==> flow/design.v <==
module REG_DC (
	input CLK_DC,
	input [127:0] REG_R ,
	input [63:0] REG_IO,
	input [1:0] SEL,
	input [1:0] REG_O_TYPE,
	input [3:0] REG_A_ADDR,
	input [3:0] REG_B_ADDR,
	input [3:0] REG_O_ADDR,
	input [7:0] IM,
	output reg [7:0] REG_A,
	output reg [7:0] REG_B
 );
 reg [7:0] REG_A_VALUE;
 reg [7:0] REG_B_VALUE;
 always @(posedge CLK_DC) begin
	case (REG_A_ADDR) 
		4'd0: REG_A_VALUE = REG_R[7:0];
		4'd1: REG_A_VALUE = REG_R[15:8];
		4'd2: REG_A_VALUE = REG_R[23:16];
		4'd3: REG_A_VALUE = REG_R[31:24];
		4'd4: REG_A_VALUE = REG_R[39:32];
		4'd5: REG_A_VALUE = REG_R[47:40];
		4'd6: REG_A_VALUE = REG_R[55:48];
		4'd7: REG_A_VALUE = REG_R[63:56];
		4'd8: REG_A_VALUE = REG_R[71:64];
		4'd9: REG_A_VALUE = REG_R[79:72];
		4'd10: REG_A_VALUE = REG_R[87:80];
		4'd11: REG_A_VALUE = REG_R[95:88];
		4'd12: REG_A_VALUE = REG_R[103:96];
		4'd13: REG_A_VALUE = REG_R[111:104];
		4'd14: REG_A_VALUE = REG_R[119:112];
		4'd15: REG_A_VALUE = REG_R[127:120];
	endcase
	case (REG_B_ADDR) 
		4'd0: REG_B_VALUE = REG_R[7:0];
		4'd1: REG_B_VALUE = REG_R[15:8];
		4'd2: REG_B_VALUE = REG_R[23:16];
		4'd3: REG_B_VALUE = REG_R[31:24];
		4'd4: REG_B_VALUE = REG_R[39:32];
		4'd5: REG_B_VALUE = REG_R[47:40];
		4'd6: REG_B_VALUE = REG_R[55:48];
		4'd7: REG_B_VALUE = REG_R[63:56];
		4'd8: REG_B_VALUE = REG_R[71:64];
		4'd9: REG_B_VALUE = REG_R[79:72];
		4'd10: REG_B_VALUE = REG_R[87:80];
		4'd11: REG_B_VALUE = REG_R[95:88];
		4'd12: REG_B_VALUE = REG_R[103:96];
		4'd13: REG_B_VALUE = REG_R[111:104];
		4'd14: REG_B_VALUE = REG_R[119:112];
		4'd15: REG_B_VALUE = REG_R[127:120];
	endcase
	case (SEL)
		2'b00: begin
			REG_A <= REG_A_VALUE;
			REG_B <= REG_B_VALUE;
		end
		2'b01: begin
			case (REG_O_TYPE)
				2'b00: begin
					REG_A <= REG_O_ADDR;
					REG_B <= 8'd0;
				end
				2'b01: begin
					REG_A <= REG_O_ADDR;
					REG_B <= 8'd0;
				end
				2'b10: begin
					REG_A <= REG_O_ADDR;
					REG_B <= 8'd0;
				end
			endcase
		end
		2'b10: begin
			REG_A <= REG_A_VALUE;
			REG_B <= IM;
		end
		2'b11:begin
			REG_A[7:4] <= 4'b0000;
			REG_A[3:0] <= REG_B_ADDR;
			REG_B <= 8'd0;
		end
	endcase	
 end
 endmodule
==> Step by step through the tools: REG_DC <==
Tool output for the design above, in the order of the flow.
Line numbers count from 1 in the design file above.
Operators: Yosys type, input widths -> output width; for muxes data width and select width s.
{ "design": {"top": "REG_DC", "clock_port": "CLK_DC", "lib": "sky130hd", "lib_corner": "tt_025C_1v80"} }

==> Elaborated design <==
Source: Yosys, flattened and elaborated, memories not mapped. Widths are those after wreduce. Registers that Yosys merges into a memory's read port (data or address) are not register bits. Print and check cells do not count. Equal cells are merged and count once.
{ "bits": {"output_inout_bits": 16, "reg_bits": 16, "word_cells": 56} }
{ "classes": {"n_reduce_logical": 10, "muxes": 8, "eq_ne": 36} }
{ "op_table": {"columns": ["op", "count"], "rows": [
  ["$pmux 8 s16", 2],
  ["$eq 4x4->1 const B", 16],
  ["$eq 4x3->1 const B", 8],
  ["$pmux 8 s4", 1],
  ["$pmux 4 s3", 2],
  ["$eq 4x2->1 const B", 4],
  ["$eq 4x1->1 const B", 2],
  ["$logic_not 4->1", 2],
  ["$mux 8", 1],
  ["$mux 4", 2],
  ["$eq 2x2->1 const B", 3],
  ["$eq 2x1->1 const B", 2],
  ["$logic_not 2->1", 2],
  ["$reduce_and 2->1", 2],
  ["$reduce_bool 4->1", 1],
  ["$reduce_bool 3->1", 1],
  ["$reduce_or 3->1", 1],
  ["$ne 2x2->1 const B", 1],
  ["$reduce_or 2->1", 1]
]} }

==> Logic depth <==
Yosys ltp: most cells in a row. Word level: on the elaborated netlist, between registers, memories and ports. Mapped: between sequential cells and ports; inverters and the memories' decode and read muxes count.
{ "depth": {"depth_word": 4, "abc_area": 0, "depth_mapped": 8, "depth_no_buf": 5} }

==> Mapped cells and area <==
Yosys stat after the flow's synthesis: flattened, memories mapped to cells. It holds for the ABC_AREA given above (unset counts as 0); a run with the other value may have another netlist.
{ "mapped": {"mapped_cells": 408, "mapped_area_um2": 3176.8, "ff_cells": 16, "buffers": 42, "seqArea_um2": 480.5} }
{ "types": {"columns": ["cell", "count"], "rows": [
  ["sky130_fd_sc_hd__edfxtp_1", 16],
  ["sky130_fd_sc_hd__mux2i_1", 25],
  ["sky130_fd_sc_hd__a22oi_1", 28],
  ["sky130_fd_sc_hd__mux4_2", 8],
  ["sky130_fd_sc_hd__nand2_1", 32],
  ["sky130_fd_sc_hd__o21ai_0", 24],
  ["sky130_fd_sc_hd__buf_2", 21],
  ["sky130_fd_sc_hd__mux2_2", 9],
  ["sky130_fd_sc_hd__a221oi_1", 11],
  ["sky130_fd_sc_hd__nor2b_1", 13],
  ["sky130_fd_sc_hd__a21oi_1", 15],
  ["sky130_fd_sc_hd__a31oi_1", 12],
  ["sky130_fd_sc_hd__nor2_1", 20],
  ["sky130_fd_sc_hd__o22ai_1", 12],
  ["sky130_fd_sc_hd__a32oi_1", 8],
  ["sky130_fd_sc_hd__nand3_1", 14],
  ["sky130_fd_sc_hd__nor3_1", 14],
  ["sky130_fd_sc_hd__a211oi_1", 8]
]} }
Other cell types: 43; their cells: 118.

==> Path before layout <==
Path of least setup slack by OpenSTA after synthesis, without wires, with an ideal clock, recovery checks aside; 20% of the period is set as input and as output delay. Where synthesis merged equal registers, the netlist keeps one of their names.
{ "synth_timing": {"path_kind": "in2reg", "start": "in REG_B_ADDR[3]", "end": "reg REG_B[4]", "setup_ns": 0.262, "path_stages": 7, "t_arrival_ns": 1.575, "t_required_ns": 1.508, "path_delay_ns": 1.483, "n_path_buf": 2, "in_delay_ns": 0.354, "clock_period_ns": 1.77, "setup_slack_ns": -0.067, "synth_period_reached_ns": 1.837} }
"path_delay_ns" = arrival - input delay + setup time.
"path_stages": output pins that drive a net of the path, with the launching flip-flop's if there is one; two outputs of one cell count as two.
"synth_period_reached_ns" = period - worst setup slack (recovery checks aside). The figure is calculated, with input and output delays left at 20% of the set period.
The rows between start and end are the longest chain of elaborated cells between them; the timing report does not say that the signal goes this way. Where chains are equally long, one stands for them.
A line is the first line of the expression or statement that the cell stems from. Yosys adds cells for indexed reads and writes and turns some case tables into memories.
At most two assigning lines are given for a register; there are more.
{ "synth_between": {"cell_sequence": "sky130_fd_sc_hd__clkbuf_1 > sky130_fd_sc_hd__buf_2 > sky130_fd_sc_hd__mux4_2 > sky130_fd_sc_hd__a221oi_1 > sky130_fd_sc_hd__a21oi_1 > sky130_fd_sc_hd__nor3_1 > sky130_fd_sc_hd__o21ai_0", "elab_chain_cells": 3} }
{ "synth_rtl": {"columns": ["element", "line", "rtl"], "rows": [
  ["start: declaration", 8, "input [3:0] REG_B_ADDR,"],
  ["$eq 4x4->1", 35, "case (REG_B_ADDR)"],
  ["$pmux 8 s16", 35, null],
  ["$pmux 8 s4", 53, "case (SEL)"],
  ["end: assignment", 56, "REG_B <= REG_B_VALUE;"],
  ["end: assignment", 62, "REG_B <= 8'd0;"],
  ["end: declaration", 12, "output reg [7:0] REG_B"]
]} }

==> Worst path after layout <==
Path of least setup slack in the final report of run 2 (OpenROAD, finished layout, wires in). Where an end is a register, its clock arrival counts in the times.
{ "layout_timing": {"path_kind": "in2reg", "start": "in REG_A_ADDR[2]", "end": "reg REG_A[5]", "t_arrival_ns": 1.74, "setup_slack_ns": 0.32, "n_path_buf": 5, "clock_period_ns": 2.07, "setup_ns": 0.26, "t_required_ns": 2.06, "in_delay_ns": 0.41, "path_stages": 10} }
The rows between start and end are the longest chain of elaborated cells between them; the timing report does not say that the signal goes this way. Where chains are equally long, one stands for them.
At most two assigning lines are given for a register; there are more.
{ "layout_between": {"cell_sequence": "sky130_fd_sc_hd__buf_12 > sky130_fd_sc_hd__buf_8 > sky130_fd_sc_hd__buf_6 > sky130_fd_sc_hd__clkinvlp_4 > sky130_fd_sc_hd__buf_12 > sky130_fd_sc_hd__buf_6 > sky130_fd_sc_hd__nand3_2 > sky130_fd_sc_hd__a21oi_2 > sky130_fd_sc_hd__o31ai_2 > sky130_fd_sc_hd__a311oi_1", "elab_chain_cells": 3} }
{ "layout_rtl": {"columns": ["element", "line", "rtl"], "rows": [
  ["start: declaration", 7, "input [3:0] REG_A_ADDR,"],
  ["$eq 4x4->1", 17, "case (REG_A_ADDR)"],
  ["$pmux 8 s16", 17, null],
  ["$pmux 4 s3", 53, "case (SEL)"],
  ["end: assignment", 55, "REG_A <= REG_A_VALUE;"],
  ["end: assignment", 61, "REG_A <= REG_O_ADDR;"],
  ["end: declaration", 11, "output reg [7:0] REG_A,"]
]} }

Data sheet: physical implementation of REG_DC

Module REG_DC, platform sky130hd: 2 stored runs of the flow (Yosys, OpenROAD) with differing settings, in no particular order. Input and output delays are each 20% of the period that was set; the output load is 0.01 pF.
"achievedPeriod_ns": clock period set for the run, less the worst setup slack. It is reckoned from that one timing run; input and output delays stay at 20% of the period that was set.
"timing.worst_path_ns": the worst setup path's part of the clock period (all of it between registers, 20% less for each end at a port) less its slack. A launch clock that arrives late makes it longer, a capture clock that arrives late makes it shorter.
"power_total_uw" is the tool's figure for a default switching activity; nothing was simulated.
[
  {
    "run": "run 1",
    "settings": { "period_ns": 2.03, "CORE_UTILIZATION": 48, "SETUP_SLACK_MARGIN": 0.36, "PLACE_DENSITY_LB_ADDON": 0.14, "CORE_ASPECT_RATIO": 1.63, "CELL_PAD_IN_SITES_GLOBAL_PLACEMENT": 1, "CELL_PAD_IN_SITES_DETAIL_PLACEMENT": 0, "TNS_END_PERCENT": 5, "GPL_TIMING_DRIVEN": 0, "CTS_CLUSTER_DIAMETER": 243, "CAP_MARGIN": 15, "MAX_ROUTING_LAYER": "met4", "CORE_MARGIN": 2, "SLEW_MARGIN": 20 },
    "outcome": "unfinished; error FLW-0024 in placement"
  },
  {
    "run": "run 2",
    "settings": { "period_ns": 2.07, "SETUP_SLACK_MARGIN": 0.57, "CAP_MARGIN": 20, "CORE_MARGIN": 2, "CORE_UTILIZATION": 40, "SLEW_MARGIN": 20 },
    "results": { "synth_chip_area_um2": 3176.8, "total_die_area_um2": 8670.4, "final_stdcell_area_um2": 6527.5, "finalUtil_pct": 84.5, "ws_setup_ns": 0.317, "total_negative_slack_ns": 0.000, "worst_hold_slack_ns": 0.765, "power_total_uw": 2003, "achievedPeriod_ns": 1.753, "timing.worst_path_ns": 1.34, "worst_setup_path_type": "in2reg" }
  }
]
