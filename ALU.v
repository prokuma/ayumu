==> flow/design.v <==
module ALU(
	input CLK_EX,
	input [7:0] IN_A,
	input [7:0] IN_B,
	input [3:0] CAL,
	input [1:0] MODE,
	input C_IN,
	input F_IN,
	output [7:0] OUT,
	output C_OUT,
	output reg F_OUT
);
reg [8:0] RESULT;
assign C_OUT = RESULT[8];
assign OUT = RESULT[7:0];
always @(posedge CLK_EX) begin
	case (MODE) 
		2'b00: begin
			case (CAL)
				4'b0000: RESULT <= IN_A + IN_B; 
				4'b0001: RESULT <= IN_A - IN_B; 
				4'b0010: RESULT <= $signed(IN_A) * $signed(IN_B);
				4'b0011: RESULT <= IN_A << IN_B; 
				4'b0100: RESULT <= IN_A >> IN_B;
				4'b0101: RESULT <= IN_A & IN_B;
				4'b0110: RESULT <= IN_A | IN_B;
				4'b0111: RESULT <= IN_A ^ IN_B;
				4'b1000: RESULT <= $unsigned(IN_A) * $unsigned(IN_B);
				4'b1001: RESULT <= IN_A + IN_B + C_IN;
				4'b1010: RESULT <= IN_A - IN_B - C_IN;
				4'b1011: RESULT <= ~IN_A;
				default: RESULT <=  9'b000000000;
			endcase
			F_OUT <= 0;
		end
		2'b01: begin
			case (CAL)
				4'b0000: F_OUT <= IN_A == IN_B;
				4'b0001: F_OUT <= IN_A != IN_B;
				4'b0010: F_OUT <= IN_A < IN_B;
				4'b0011: F_OUT <= IN_A > IN_B;
				4'b0100: F_OUT <= IN_A <= IN_B;
				4'b0101: F_OUT <= IN_A >= IN_B;
				default: F_OUT <= 0;
			endcase
			RESULT <= 9'b000000000;
		end
		2'b10: begin
			F_OUT <= 0;
			RESULT <= IN_A;
		end
		2'b11: begin
			F_OUT <= 0;
			RESULT <= IN_A;
		end
	endcase
end
endmodule
# Reports on ALU
# Tool output for the design above, in the order of the flow.
# Line numbers count from 1 in the design file above.
# Library cell names are shortened.
setup:
  top_module: "ALU"
  clk_port: "CLK_EX"
  lib: "sky130hd"
  corner: "tt_025C_1v80"

# Word level
# Source: Yosys, flattened and elaborated, memories not mapped. Widths are those after wreduce; folded enables and synchronous resets count as part of the registers. Registers that Yosys merges into a memory's read port (data or address) are not register bits. Print and check cells do not count.
op_classes:
  mul: 2
  logic: 4
  compare: 4
  mux: 4
  n_shift: 2
  addsub: 4
  equal: 16
  div_mod_pow: 0
  n_reduce_logical: 4
op_table:
  columns: ["cell", "n"]
  rows:
  - ["multiplier 8 x 8 -> 9 bit", 2]
  - ["case mux 9 bit (select 12 bit)", 1]
  - ["case mux 9 bit (select 3 bit)", 1]
  - ["equality test 4 x 3 -> 1 bit with constant B", 4]
  - ["equality test 4 bit with constant B", 4]
  - ["adder 8 x 8 -> 9 bit", 1]
  - ["subtractor 8 x 8 -> 9 bit", 1]
  - ["left shift 8 x 8 -> 9 bit", 1]
  - [">> shifter 8 x 8 -> 9 bit", 1]
  - ["NOT 8 -> 9 bit", 1]
  - ["adder 9 x 1 -> 9 bit", 1]
  - ["subtractor 9 x 1 -> 9 bit", 1]
  - ["equality test 4 x 2 -> 1 bit with constant B", 2]
  - ["greater-or-equal comparator 8 bit", 1]
  - ["> comparator 8 bit", 1]
  - ["less-or-equal comparator 8 bit", 1]
  - ["less-than comparator 8 bit", 1]
  - ["equality test 8 bit", 1]
  - ["inequality test 8 bit", 1]
  - ["bitwise AND 8 bit", 1]
  - ["OR 8 bit", 1]
  - ["bitwise XOR 8 bit", 1]
  - ["case mux 1 bit (select 6 bit)", 1]
  - ["equality test 2 bit with constant B", 2]
  - ["equality test 4 x 1 -> 1 bit with constant B", 1]
  - ["zero test 4 bit", 1]
  - ["OR reduction 3 bit", 1]
  - ["equality test 2 x 1 -> 1 bit with constant B", 1]
# Not listed: further kinds 3, cells in them 3.
word_totals:
  mem_count: 0
  ff_bits: 10
  clocked_rd_ports_x_width: 0
  romBits: 0
  inputBits: 25
  elab_cells: 42
  ramBits: 0
  latch_bits: 0

# Longest topological paths
# Depth = most cells in a row (Yosys ltp): at word level without a register or memory, in the mapped netlist without a sequential cell, where the memories' decode and read muxes count.
logic_depth:
  depth_word: 4
  ABC_AREA: 0
  mapped_depth: 21

# After synthesis
# Yosys stat after the flow's synthesis: flattened, memories mapped to cells. It holds for the ABC_AREA given above (unset counts as 0); a run with the other value may have another netlist.
synth_totals:
  n_buf: 32
  cells: 631
  ff_cells: 10
  yosys_area_um2: 4629.4
  seq_area_um2: 200.2
by_type:
  columns: ["cell_type", "n", "area_total_um2"]
  rows:
  - ["ha_1", 60, 750.72]
  - ["fa_1", 33, 660.634]
  - ["inv_1", 92, 345.331]
  - ["xnor2_1", 31, 271.51]
  - ["nor2_1", 64, 240.23]
  - ["nand2_1", 57, 213.955]
  - ["dfxtp_1", 10, 200.192]
  - ["a21oi_1", 25, 125.12]
  - ["xor2_1", 13, 113.859]
  - ["mux2i_1", 11, 110.106]
  - ["o21ai_0", 18, 90.086]
  - ["nor3_1", 16, 80.077]
  - ["clkbuf_1", 16, 60.058]
  - ["nor4_1", 9, 56.304]
  - ["a211oi_1", 7, 52.55]
  - ["a21o_1", 7, 52.55]
  - ["buf_2", 10, 50.048]
  - ["nand2b_1", 8, 50.048]
# Not listed: further types 51, cells in them 144.

# Worst setup path after synthesis
# Path of least setup slack by OpenSTA after synthesis, without wires, with an ideal clock, recovery checks aside; 20% of the period is set as input and as output delay. Where synthesis merged equal registers, the netlist keeps one of their names.
synth_timing:
  kind: "input-to-reg"
  startpoint: "input port IN_B[1]"
  endpoint: "register RESULT[8]"
  required_time_ns: 5.626
  path_buffers: 3
  driving_pins: 18
  setup_slack_ns: 0.061
  arrival_ns: 5.565
  tclk_ns: 5.76
  setup_ns: 0.134
  in_delay_ns: 1.152
  path_delay_ns: 4.547
  launch_ns: 1.152
  synth_period_reached_ns: 5.699
# "path_delay_ns" = arrival - input delay + setup time.
# "driving_pins" counts driving pins, that of a launching flip-flop among them; a cell with two outputs on the path counts twice.
# "synth_period_reached_ns" is the clock period less the worst setup slack; recovery checks do not enter. This is arithmetic on one report: input and output delays are still those of the set period (20% each).
# A register here has more assigning lines than the two given.
synth_via:
  cell_sequence: "clkbuf_1 -> buf_2 -> buf_1 -> nand2_1 -> fa_1 -> fa_1 -> inv_1 -> fa_1 -> inv_1 -> fa_1 -> inv_1 -> ha_1 -> a21oi_1 -> xnor3_1 -> xnor2_1 -> nor2_1 -> a2111oi_2 -> a31oi_1"
synth_rtl:
  columns: ["item", "line_no", "text"]
  rows:
  - ["start: declaration", 4, "input [7:0] IN_B,"]
  - ["end: assignment", 20, "4'b0000: RESULT <= IN_A + IN_B;"]
  - ["end: assignment", 21, "4'b0001: RESULT <= IN_A - IN_B;"]
  - ["end: declaration", 13, "reg [8:0] RESULT;"]
# No chain of elaborated cells between the ends is given.

# Worst path after layout
# From the final timing report of job 2: the path of least setup slack in the routed layout; clock arrival at registers is part of the times.
layout_timing:
  kind: "input-to-reg"
  startpoint: "input port IN_A[4]"
  endpoint: "register RESULT[8]"
  driving_pins: 19
  launch_ns: 0.88
  arrival_ns: 4.71
  setup_slack_ns: -0.21
  setup_ns: 0.14
  required_time_ns: 4.50
  in_delay_ns: 0.88
  tclk_ns: 4.4
  path_buffers: 3
# A register here has more assigning lines than the two given.
layout_via:
  cell_sequence: "buf_4 -> inv_1 -> buf_4 -> nor2_4 -> ha_4 -> fa_1 -> inv_2 -> fa_1 -> fa_1 -> inv_2 -> ha_4 -> buf_6 -> a21o_1 -> a21oi_2 -> xnor3_1 -> xnor2_2 -> nor2_1 -> a2111oi_4 -> a31oi_1"
layout_rtl:
  columns: ["item", "line_no", "text"]
  rows:
  - ["start: declaration", 3, "input [7:0] IN_A,"]
  - ["end: assignment", 20, "4'b0000: RESULT <= IN_A + IN_B;"]
  - ["end: assignment", 21, "4'b0001: RESULT <= IN_A - IN_B;"]
  - ["end: declaration", 13, "reg [8:0] RESULT;"]
# No chain of elaborated cells between the ends is given.

# Record of 2 stored runs of the RTL-to-layout flow on ALU, platform sky130hd. The runs are unordered. Constraints: input delay and output delay 20% of the set period each, output load 0.01 pF.
# "achieved_clock_period_ns": clock period set for the run, less the worst setup slack. It is reckoned from that one timing run; input and output delays stay at 20% of the period that was set.
# "worstPathTime_ns" means the part of the period allowed to the worst setup path (the constraints hold back 20% at inputs and 20% at outputs) less its slack; where the path has registers, the arrival times of their clocks count too.
# By "totalPower_uw" is meant OpenSTA's value without simulated activity: inputs other than the clock are taken to toggle once in ten clock periods, and the tool carries that through the logic.
runs:
  - name: "job 1"
    settings:
      period_ns: 4.35
      CORE_UTILIZATION: 60
      PLACE_DENSITY: 0.92
      CORE_ASPECT_RATIO: 0.64
      TNS_END_PERCENT: 50
      ABC_AREA: 1
      CTS_CLUSTER_DIAMETER: 341
      MIN_ROUTING_LAYER: "met2"
      MAX_ROUTING_LAYER: "met4"
      CAP_MARGIN: 20
      CORE_MARGIN: 2
      SLEW_MARGIN: 20
    outcome: "incomplete, routing halted on GRT-0116"
  - name: "job 2"
    settings:
      period_ns: 4.4
      CAP_MARGIN: 20
      CORE_MARGIN: 2
      CORE_UTILIZATION: 40
      SLEW_MARGIN: 20
    results:
      finish.utilization_pct: 55.7
      post_synth_area_um2: 4629.4
      worstPathTime_ns: 3.73
      worst_setup_path_type: "input-to-reg"
      final_setup_tns_ns: -0.531
      achieved_clock_period_ns: 4.611
      total_die_area_um2: 12450.1
      final_hold_ws_ns: 1.017
      final_setup_ws_ns: -0.211
      totalPower_uw: 1674
