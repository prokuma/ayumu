==> flow/design.v <==
module REG_WB(
	input CLK_WB,
	input REG_WRITE,
	input F_FLAG,
	input INOUT_FLAG,
	input [7:0] INT_FLAG_OUT,
	input [15:0] PC,
	input [4:0] REG_A_ADDR,
	input [1:0] MODE,
	input [1:0] JUMP_MODE,
	input [1:0] REG_O_TYPE,
	input [7:0] DATA,
	input [31:0] INPUT,
	output reg [15:0] NEXT,
	output [127:0] REG_R_OUT,
	output [63:0] REG_IO_OUT,
	output [63:0] REG_INT_FLAG_OUT,
	output INT_PROCESS
);
reg [7:0]  REG_R  [15:0];
reg [7:0]  REG_IO [7:0];
reg [23:0] REG_INT [7:0];
wire [7:0] REG_IO_WIRE [7:0];
reg INT_FLAG;
reg [15:0] INT_PREV_PC;
assign INT_PROCESS = INT_FLAG;
assign REG_R_OUT[7:0] = REG_R[0];
assign REG_R_OUT[15:8] = REG_R[1];
assign REG_R_OUT[23:16] = REG_R[2];
assign REG_R_OUT[31:24] = REG_R[3];
assign REG_R_OUT[39:32] = REG_R[4];
assign REG_R_OUT[47:40] = REG_R[5];
assign REG_R_OUT[55:48] = REG_R[6];
assign REG_R_OUT[63:56] = REG_R[7];
assign REG_R_OUT[71:64] = REG_R[8];
assign REG_R_OUT[79:72] = REG_R[9];
assign REG_R_OUT[87:80] = REG_R[10];
assign REG_R_OUT[95:88] = REG_R[11];
assign REG_R_OUT[103:96] = REG_R[12];
assign REG_R_OUT[111:104] = REG_R[13];
assign REG_R_OUT[119:112] = REG_R[14];
assign REG_R_OUT[127:120] = REG_R[15];
assign REG_IO_OUT[7:0] = REG_IO[0];
assign REG_IO_OUT[15:8] = REG_IO[1];
assign REG_IO_OUT[23:16] = REG_IO[2];
assign REG_IO_OUT[31:24] = REG_IO[3];
assign REG_IO_OUT[39:32] = REG_IO[4];
assign REG_IO_OUT[47:40] = REG_IO[5];
assign REG_IO_OUT[55:48] = REG_IO[6];
assign REG_IO_OUT[63:56] = REG_IO[7];
assign REG_INT_FLAG_OUT[7:0] = REG_INT[0][23:16];
assign REG_INT_FLAG_OUT[15:8] = REG_INT[1][23:16];
assign REG_INT_FLAG_OUT[23:16] = REG_INT[2][23:16];
assign REG_INT_FLAG_OUT[31:24] = REG_INT[3][23:16];
assign REG_INT_FLAG_OUT[39:32] = REG_INT[4][23:16];
assign REG_INT_FLAG_OUT[47:40] = REG_INT[5][23:16];
assign REG_INT_FLAG_OUT[55:48] = REG_INT[6][23:16];
assign REG_INT_FLAG_OUT[63:56] = REG_INT[7][23:16];
always @(posedge CLK_WB) begin
	if ((INT_FLAG_OUT != 8'b0)& !INT_FLAG) begin
		INT_FLAG <= 1;
		if (INT_FLAG_OUT[0])
			NEXT <= REG_INT[0][15:0];
		else if (INT_FLAG_OUT[1])
			NEXT <= REG_INT[1][15:0];
		else if (INT_FLAG_OUT[2])
			NEXT <= REG_INT[2][15:0];
		else if (INT_FLAG_OUT[3])
			NEXT <= REG_INT[3][15:0];
		else if (INT_FLAG_OUT[4])
			NEXT <= REG_INT[4][15:0];
		else if (INT_FLAG_OUT[5])
			NEXT <= REG_INT[5][15:0];
		else if (INT_FLAG_OUT[6])
			NEXT <= REG_INT[6][15:0];
		else if (INT_FLAG_OUT[7])
			NEXT <= REG_INT[7][15:0];
		INT_PREV_PC <= PC;
	end
	else if (REG_WRITE) begin
		case (MODE)
			2'b00: REG_R[REG_A_ADDR] <= DATA;
			2'b10: begin
				REG_IO[4] = INPUT[7:0];
				REG_IO[5] = INPUT[15:8];
				REG_IO[6] = INPUT[23:16];
				REG_IO[7] = INPUT[31:24];
				case (REG_O_TYPE)
					2'b00: begin
						if (INOUT_FLAG)
							REG_R[REG_A_ADDR] <= REG_IO[DATA[3:0]];
						else
							REG_IO[DATA[3:0]] <= REG_R[REG_A_ADDR];
					end
					2'b01: begin
						if (REG_A_ADDR == 4'd0) begin
							REG_INT[DATA[3:0]][15:8] <= REG_R[12];
							REG_INT[DATA[3:0]][7:0] <= REG_R[13];
						end
						else begin
							REG_INT[DATA[3:0]][15:8] <= REG_R[14];
							REG_INT[DATA[3:0]][7:0] <= REG_R[15];
						end
					end
					2'b10: REG_INT[DATA[3:0]][23:16] <= REG_R[REG_A_ADDR];
				endcase
			end
		endcase
		NEXT <= PC + 16'b1;
	end
	else if (!REG_WRITE & MODE == 2'b11) begin
		NEXT <= PC + 16'b1;
	end
	else begin
		case (JUMP_MODE)
			2'b00: begin
				NEXT[15:8] <= REG_R[REG_A_ADDR];
				NEXT[7:0] <= REG_R[DATA[3:0]];
			end
			2'b01: begin
				if (F_FLAG) begin
					NEXT[15:8] <= REG_R[REG_A_ADDR];
					NEXT[7:0] <= REG_R[DATA[3:0]];
				end
			end
			2'b10: begin
				NEXT <= INT_PREV_PC;
				INT_FLAG <= 0;
			end
		endcase
	end
end
endmodule
# Reports on REG_WB
# The steps from the RTL of REG_WB to its reports follow in flow order.
# Lines are those of the file above, counted from 1.
design:
  design: "REG_WB"
  clock: "CLK_WB"
  cell_library: "sky130hd"
  lib_corner: "tt_025C_1v80"

# Word-level counts
# Source: Yosys, flattened and elaborated. Widths are those after wreduce. Registers that Yosys merges into a memory's read port (data or address) are not register bits. Print and check cells do not count.
# Memory sizes are those after Yosys's memory passes, which may raise the word count (mostly to a power of two), join words into wider ones and drop unused or constant bits.
word_totals:
  ff_bits: 97
  mem_bits_rw: 320
  n_memories: 2
  input_bits: 79
  wordCells: 150
mem_list:
  columns: ["name", "words", "width", "line_no", "rtl"]
  rows:
  - ["REG_INT", 8, 24, 22, "reg [23:0] REG_INT [7:0];"]
  - ["REG_R", 16, 8, 20, "reg [7:0]  REG_R  [15:0];"]
op_classes:
  add_sub_neg: 1
  n_eq: 15
  mux: 96
  bitwise: 9
  reduce_logical: 16
ops:
  columns: ["operator", "count"]
  rows:
  - ["two-way mux 24 bit", 24]
  - ["two-way mux 8 bit", 47]
  - ["case mux 8 bit (select 8 bit)", 1]
  - ["case mux 8 bit (select 3 bit)", 2]
  - ["AND reduction 6 bit", 4]
  - ["two-way mux 1 bit", 22]
  - ["adder 16 x 1 -> 16 bit with constant B", 1]
  - ["equality test 3 bit with constant B", 4]
  - ["AND reduction 3 bit", 3]
  - ["!= test 9 bit with constant B", 1]
  - ["equality test 2 bit with constant B", 4]
  - ["nonzero test 8 bit", 1]
  - ["zero test 2 bit", 3]
  - ["equality test 3 x 2 -> 1 bit with constant B", 2]
  - ["nonzero test 6 bit", 1]
  - ["!= test 5 bit with constant B", 1]
  - ["zero test 5 bit", 1]
  - ["NOT 1 bit", 4]
  - ["equality test 2 x 1 -> 1 bit with constant B", 2]
  - ["OR 1 bit", 3]
  - ["equality test 3 x 1 -> 1 bit with constant B", 1]
  - ["zero test 3 bit", 1]
  - ["bitwise AND 1 bit", 2]
  - ["zero test 1 bit", 2]

# Logic depth
# Yosys ltp: most cells in a row. Word level: on the elaborated netlist, between registers, memories and ports. Mapped: between sequential cells and ports; inverters and the memories' decode and read muxes count.
logic_depth:
  word_depth: 9
  abc_area: 0
  mapped_depth: 9
  mapped_depth_nobuf: 6

# Synthesis result
# Source: synth_stat.txt of the flow (Yosys; design flattened, memories mapped). It holds for the ABC_AREA given above (unset counts as 0); a run with the other value may have another netlist.
# The area totals of this step are shown rounded.
synth_totals:
  mapped_cells: 1170
  yosys_area_um2: 18000
  seq_area_um2: 13000
  ff_cells: 417
types:
  columns: ["cell_type", "count"]
  rows:
  - ["sky130_fd_sc_hd__edfxtp_1", 416]
  - ["sky130_fd_sc_hd__mux4_2", 67]
  - ["sky130_fd_sc_hd__buf_4", 68]
  - ["sky130_fd_sc_hd__mux2i_1", 40]
  - ["sky130_fd_sc_hd__mux2_2", 32]
  - ["sky130_fd_sc_hd__nand2_1", 88]
  - ["sky130_fd_sc_hd__o21ai_0", 63]
  - ["sky130_fd_sc_hd__nor2_1", 58]
  - ["sky130_fd_sc_hd__mux2_4", 10]
  - ["sky130_fd_sc_hd__a22oi_1", 18]
  - ["sky130_fd_sc_hd__nand3_1", 27]
  - ["sky130_fd_sc_hd__clkbuf_1", 34]
  - ["sky130_fd_sc_hd__nor3_1", 21]
  - ["sky130_fd_sc_hd__a21oi_1", 20]
  - ["sky130_fd_sc_hd__a221oi_1", 11]
  - ["sky130_fd_sc_hd__nand2b_1", 13]
  - ["sky130_fd_sc_hd__buf_2", 15]
  - ["sky130_fd_sc_hd__o22ai_1", 12]
# Other cell types: 45; their cells: 157.

# Worst setup path after synthesis
# Source: OpenSTA report_checks on the synthesized netlist (no wires, ideal clock, input and output delay 20% of the period each), path of least setup slack; recovery checks are left aside. Register names are those of the netlist, which keeps one name where synthesis merged equal registers.
synth_timing:
  kind: "input-to-reg"
  from: "input port INT_FLAG_OUT[1]"
  to: "memory REG_INT[2][16]"
  clock_period_ps: 4370
  in_delay_ps: 874
  launch_ps: 874
  arrival_time_ps: 3530
  t_required_ps: 3987
  path_slack_ps: 456
  delay_ps: 3039
  path_stages: 7
  synth_period_reached_ps: 3914
# "delay_ps" = arrival - input delay + setup time.
# "path_stages" counts driving pins, that of a launching flip-flop among them; a cell with two outputs on the path counts twice.
# "synth_period_reached_ps" = period - worst setup slack (recovery checks aside). The figure is calculated, with input and output delays left at 20% of the set period.
synth_via:
  cell_sequence: "sky130_fd_sc_hd__buf_6 -> sky130_fd_sc_hd__nor3_4 -> sky130_fd_sc_hd__a31o_1 -> sky130_fd_sc_hd__buf_6 -> sky130_fd_sc_hd__and3_1 -> sky130_fd_sc_hd__nand3b_1 -> sky130_fd_sc_hd__nor3_1"
synth_rtl:
  columns: ["element", "line_no", "rtl"]
  rows:
  - ["start, declared", 6, "input [7:0] INT_FLAG_OUT,"]
  - ["end, declared", 22, "reg [23:0] REG_INT [7:0];"]
# Chain of elaborated cells between the ends: none given.

# Timing after layout
# Path of least setup slack in the final report of flow run 1 (OpenROAD, finished layout, wires in). Where an end is a register, its clock arrival counts in the times.
# The path's times are printed in steps of 10 ps; the period is the one set.
layout_timing:
  kind: "input-to-reg"
  from: "input port PC[0]"
  to: "register NEXT[10]"
  clock_period_ps: 4080
  in_delay_ps: 820
  launch_ps: 820
  arrival_time_ps: 4040
  t_required_ps: 4320
  path_slack_ps: 280
  path_stages: 7
# Between the ends stands the longest chain of elaborated cells between them, by number of cells; it is not shown to be the way that was timed. Of several equally long chains one is given.
# A line is the first line of the expression or statement that the cell stems from. Yosys adds cells for indexed reads and writes and turns some case tables into memories.
# At most two assigning lines are given for a register; there are more.
layout_via:
  cell_sequence: "sky130_fd_sc_hd__clkdlybuf4s50_1 -> sky130_fd_sc_hd__ha_1 -> sky130_fd_sc_hd__nand2_1 -> sky130_fd_sc_hd__nor3_1 -> sky130_fd_sc_hd__xor2_1 -> sky130_fd_sc_hd__o22ai_1 -> sky130_fd_sc_hd__o22ai_1"
  elab_chain_cells: 4
  cone_cells: 4
layout_rtl:
  columns: ["element", "line_no", "rtl"]
  rows:
  - ["start, declared", 7, "input [15:0] PC,"]
  - ["adder 16 x 1 -> 16 bit", 112, "NEXT <= PC + 16'b1;"]
  - ["two-way mux 8 bit", 111, "else if (!REG_WRITE & MODE == 2'b11) begin"]
  - ["two-way mux 8 bit", 80, "else if (REG_WRITE) begin"]
  - ["two-way mux 8 bit", 60, "if ((INT_FLAG_OUT != 8'b0)& !INT_FLAG) begin"]
  - ["end, assigned", 63, "NEXT <= REG_INT[0][15:0];"]
  - ["end, assigned", 65, "NEXT <= REG_INT[1][15:0];"]
  - ["end, declared", 14, "output reg [15:0] NEXT,"]

# Stored flow runs of REG_WB (2 of them; Yosys, OpenROAD, sky130hd). They differ in their settings and are not a sequence. Constraints: input delay and output delay 20% of the set period each, output load 0.01 pF.
# "period_less_ws_ps" is the run's clock period less its worst setup slack. It is reckoned from that one timing run; input and output delays stay at 20% of the period that was set.
# By "worst_path_time_ps" is meant the share of the clock period that the worst setup path is allowed (20% is reserved at inputs, 20% at outputs), minus its slack. Clock arrival times at its registers enter into it.
# "design_power_w" rests on the timing tool's default activity at the inputs, not on a simulated workload.
# "worst_path_time_ps" is known to 10 ps.
# Results are given in rounded form.
runs:
  - name: "flow run 1"
    settings:
      period_ns: 4.08
      CORE_UTILIZATION: 69
      SETUP_SLACK_MARGIN: 0.25
      PLACE_DENSITY_LB_ADDON: 0.29
      CORE_ASPECT_RATIO: 1.44
      CORE_MARGIN: 9
      CELL_PAD_IN_SITES_DETAIL_PLACEMENT: 0
      CTS_CLUSTER_DIAMETER: 134
      CAP_MARGIN: 20
      SLEW_MARGIN: 20
    results:
      total_die_area_um2: 33000
      timing.setup.ws_ps: 280
      period_less_ws_ps: 3804
      design_power_w: 0.0099
      yosys_chip_area_um2: 18000
      layout_utilization_pct: 89
      fin_tns_ps: 0
      worst_path_time_ps: 2990
      critical_path_kind: "input-to-reg"
      final_hold_ws_ps: 510
  - name: "flow run 2"
    settings:
      period_ns: 8.43
      CORE_UTILIZATION: 56
      SETUP_SLACK_MARGIN: 1.28
      PLACE_DENSITY: 0.69
      CORE_MARGIN: 3
      CELL_PAD_IN_SITES_DETAIL_PLACEMENT: 0
      TNS_END_PERCENT: 10
      ABC_AREA: 0
      CAP_MARGIN: 40
      MIN_ROUTING_LAYER: "met1"
      SLEW_MARGIN: 20
    results:
      yosys_chip_area_um2: 18000
      timing.setup.ws_ps: 3200
      layout_utilization_pct: 73
      fin_tns_ps: 0
      final_hold_ws_ps: 510
      worst_path_time_ps: 3500
      critical_path_kind: "input-to-reg"
      design_power_w: 0.0048
      period_less_ws_ps: 5181
      total_die_area_um2: 35000
